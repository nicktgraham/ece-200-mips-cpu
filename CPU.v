==> flow/design.v <==
module CPU();
    wire clk, RegDst, Branch, MemtoReg, RegWrite, overflow, zero, jump, ALUSrc, Jal, jump2;
    wire [1:0] ALUOp, MemRead, MemWrite;
    wire [4:0] ALUcntrl;
    wire [31:0] InstructionWire;
    wire [15:0] ImmediateData;
    wire [15:0] RegA, RegB, ALUA, ALUResult, ReadData, WriteData, ALUMEM;
    wire [4:0] write_address, tempWA;
    reg [31:0] progCountin, progCountout;
    reg [31:0] PCp4, JAdd, BranchCalc, BranchShift;
    reg [28:0] JShift;
    reg [15:0] ALUB, pcSaver;
    wire [15:0] Hi, Lo, jr;
    reg [5:0] i;
    initial begin
        i = 0;
        progCountin = 0;
        progCountout = 0;
    end
    always @(negedge clk) begin
        if(Jal) begin
            pcSaver = progCountin[15:0] + 4;
        end
        #5 i = i + 1;
        progCountout = progCountin + 4;  
        JAdd [31:28] = progCountout[31:28];
        JShift = (InstructionWire[25:0] << 2);  
        JAdd [28:0] = JShift;
        BranchShift = InstructionWire[15:0] << 2;  
        BranchCalc = BranchShift + progCountout;
        if(jump) begin
            progCountout = JAdd;
        end
        if(zero & Branch) begin
            progCountout = BranchCalc;
        end
        if(jump2) begin
            #5 progCountout = jr;
        end
        $display("PC %d, instruction %b, next PC %d, ALU Result %b, number %d", progCountin[6:0], InstructionWire, progCountout[6:0], ALUResult, i, $time);
        #5 progCountin <= progCountout;
    end
    always @(RegB or InstructionWire or ALUSrc) begin
        if (ALUSrc == 0) begin
            ALUB = RegB;
        end
        else begin
            ALUB = InstructionWire[15:0];
        end
    end
    clock mclk(clk);
    InstructionMem IM(progCountin[6:0], InstructionWire, clk);
    mux25 wr(InstructionWire[20:16], InstructionWire[15:11], RegDst, tempWA);
    mux25 wr2(tempWA, 5'b01111, Jal, write_address);
    regfile RF(InstructionWire[25:21], InstructionWire[20:16], write_address, RegWrite, WriteData, RegA, RegB, clk);
    ALU Math(RegA, ALUB, ALUcntrl, InstructionWire[10:6], ALUResult, Hi, Lo, jr, overflow, zero, jump2);
    DataMem DM(ALUResult, MemWrite, MemRead, ReadData, RegB, clk);
    mux216 RES (ALUResult, ReadData, MemtoReg, ALUMEM);
    mux216 RES2 (ALUMEM, pcSaver, Jal, WriteData);
    Control MC(InstructionWire[31:26], RegDst, Branch, MemRead, MemtoReg, ALUOp, MemWrite, ALUSrc, RegWrite, jump, Jal);
    ALUControl AC(ALUOp, InstructionWire[5:0], InstructionWire[31:26], ALUcntrl);
endmodule
module clock(clk);
    output clk;
    reg clk;
    initial begin
        clk = 1;
    end
    always begin
        #100 clk <= !clk;
    end
endmodule
module mux25(A, B, sel, out);
    input [4:0] A, B;
    input sel;
    output reg [4:0] out;
    always @(A or B or sel) begin
        if(sel == 0)
            out<=A;
        else
            out<=B;
    end
endmodule
module mux216(A, B, sel, out);
    input [15:0] A, B;
    input sel;
    output reg [15:0] out;
    always @(A or B or sel) begin
        if(sel == 0)
            out<=A;
        else
            out<=B;
    end
endmodule
module mux232(A, B, sel, out);
    input [31:0] A, B;
    input sel;
    output reg [31:0] out;
    always @(A or B or sel) begin
        if(sel == 0)
            out<=A;
        else
            out<=B;
    end
endmodule
module PC(in, out, clk);
    input [31:0] in;
    input clk;
    output [31:0] out;
    reg [31:0] out;
    initial begin
        out = 0;
    end
    always @(posedge clk) begin
        out <= in;
    end
endmodule
module signextend1632(in, out);
    input [15:0] in;
    output [31:0] out;
    reg [31:0] out;
    always @(in) begin
        out[31] <= in[15];
        out[30] <= in[15];
        out[29] <= in[15];
        out[28] <= in[15];
        out[27] <= in[15];
        out[26] <= in[15];
        out[25] <= in[15];
        out[24] <= in[15];
        out[23] <= in[15];
        out[22] <= in[15];
        out[21] <= in[15];
        out[20] <= in[15];
        out[19] <= in[15];
        out[18] <= in[15];
        out[17] <= in[15];
        out[16] <= in[15];
        out[15:0] <= in;
    end
endmodule
module pCUpdatePath(PC, JumpAmmount, BranchAmmount, JumpSelect, BranchZero, PCUpdated, clk);
    input [31:0] PC;
    input clk;
    input [15:0] BranchAmmount;
    input [25:0] JumpAmmount;
    input JumpSelect, BranchZero;
    output reg [31:0] PCUpdated;
    reg [31:0] PCp4, JAdd, BranchCalc, BranchShift;
    reg [28:0] JShift;
    wire [31:0] mux1, mux2;
    mux232 br(PCp4, BranchCalc, BranchZero, mux1);
    mux232 jmp(mux1, JAdd, JumpSelect, mux2);
    always @(negedge clk) begin
        PCp4 = PC + 4;
        JAdd [31:28] = PCp4[31:28];
        JShift = (JumpAmmount << 2);
        JAdd [28:0] = JShift;
        BranchShift = BranchAmmount << 2;
        BranchCalc = BranchAmmount + 4;
        #10 PCUpdated = mux2;
    end
endmodule
### From RTL to reports: pCUpdatePath

Tool output for the design above, in the order of the flow.
Line numbers count from 1 in the design file above.
Operators: Yosys type, input widths -> output width; for muxes data width and select width s.
Cell names lack the library's common part.
Not given: n/a

| set-up | value |
|---|---|
| top module | pCUpdatePath |
| clock | clk |
| library | sky130hd |
| timing corner | tt_025C_1v80 |

### After elaboration

Yosys after proc, flatten, opt, wreduce and memory -nomap, before mapping. Memory bits, and registers merged into a memory's read port (data or address), are not among the register bits. Print and check cells are not counted. Equal cells are merged and count once.

| cells by class | value |
|---|---|
| add/sub/neg operators | 2 |
| mux-type cells | 2 |

Operators by type and width:

| operator | count |
|---|---|
| $mux 32 | 2 |
| $add 32x3->32 const B | 1 |
| $add 16x3->17 const B | 1 |

| storage and ports | value |
|---|---|
| elaborated cells | 9 |
| register bits after elaboration | 110 |

### Logic depth

Yosys ltp: most cells in a row. Word level: on the elaborated netlist, between registers, memories and ports. Mapped: between sequential cells and ports; inverters and the memories' decode and read muxes count.

| depth | value |
|---|---|
| depth in word-level cells | 2 |
| ABC_AREA | 0 |
| depth in mapped cells | 6 |
| gate-level depth less buffers | 5 |

### Synthesis result

The flow's flattened synthesis, as Yosys stat reports it; memories are mapped. The netlist is that of the ABC_AREA named above (0 if unset); the other value can give another one.
Totals and module areas in this step are rounded.

Cells by type:

| type | count |
|---|---|
| dfxtp_1 | 107 |
| xnor2_1 | 23 |
| mux2i_1 | 17 |
| xor2_1 | 17 |
| nand2_1 | 27 |
| a22o_1 | 11 |
| nand3_1 | 16 |
| o21ai_0 | 15 |
| and3_1 | 9 |
| nor2_1 | 11 |
| nor3_1 | 8 |
| nand4_1 | 6 |
| and4_1 | 3 |
| clkbuf_1 | 7 |
| and2_1 | 4 |
| ha_1 | 2 |
| inv_1 | 6 |
| nand4_4 | 1 |

Other cell types: 10; their cells: 11.

| synthesis totals | value |
|---|---|
| buffers | 12 |
| flip-flops | 107 |
| synthesis area | 3431 µm² |
| sequential part of the area | 2142 µm² |
| cells in the netlist | 301 |

By module: a second synthesis without flattening, with its own total; a netlist apart from the flattened one above.

| second synthesis, totals | value |
|---|---|
| cells (unflattened synthesis) | 301 |
| area total of the unflattened synthesis | 4055 µm² |

Each row is one instance without its submodules.

By module:

| module | cells | area (µm²) | sequential area (µm²) | instances |
|---|---|---|---|---|
| pCUpdatePath | 229 | 2967 | 2142 | 1 |
| mux232 | 36 | 544.3 | 0.0 | 2 |

Subject: flow runs of pCUpdatePath

Hi,

Flow measurements of pCUpdatePath on sky130hd: 2 stored runs with different settings, listed in no order. Input and output delays are each 20% of the period that was set; the output load is 0.01 pF.
Results are given in rounded form.

#### Run A

| setting | value |
|---|---|
| period_ns | `4.6` |
| CORE_UTILIZATION | `48` |
| PLACE_DENSITY_LB_ADDON | `0.08` |
| TNS_END_PERCENT | `95` |
| ABC_AREA | `0` |
| GPL_ROUTABILITY_DRIVEN | `1` |
| CTS_CLUSTER_SIZE | `23` |
| MAX_ROUTING_LAYER | `met5` |
| CAP_MARGIN | `20` |
| CORE_MARGIN | `2` |
| SLEW_MARGIN | `20` |

| result | value |
|---|---|
| lowest setup slack | 114 ps |
| die outline area | 7839 µm² |
| synthesized cell area | 3431 µm² |
| utilization | 80.6 % |

#### Run B

| setting | value |
|---|---|
| period_ns | `4.78` |
| CORE_UTILIZATION | `61` |
| SETUP_SLACK_MARGIN | `1.2` |
| PLACE_DENSITY_LB_ADDON | `0.26` |
| CELL_PAD_IN_SITES_DETAIL_PLACEMENT | `2` |
| ABC_AREA | `0` |
| CTS_CLUSTER_SIZE | `82` |
| CTS_CLUSTER_DIAMETER | `70` |
| SLEW_MARGIN | `15` |
| CAP_MARGIN | `20` |
| CORE_MARGIN | `2` |

Did not finish, placement stopped with a tool error.

Regards
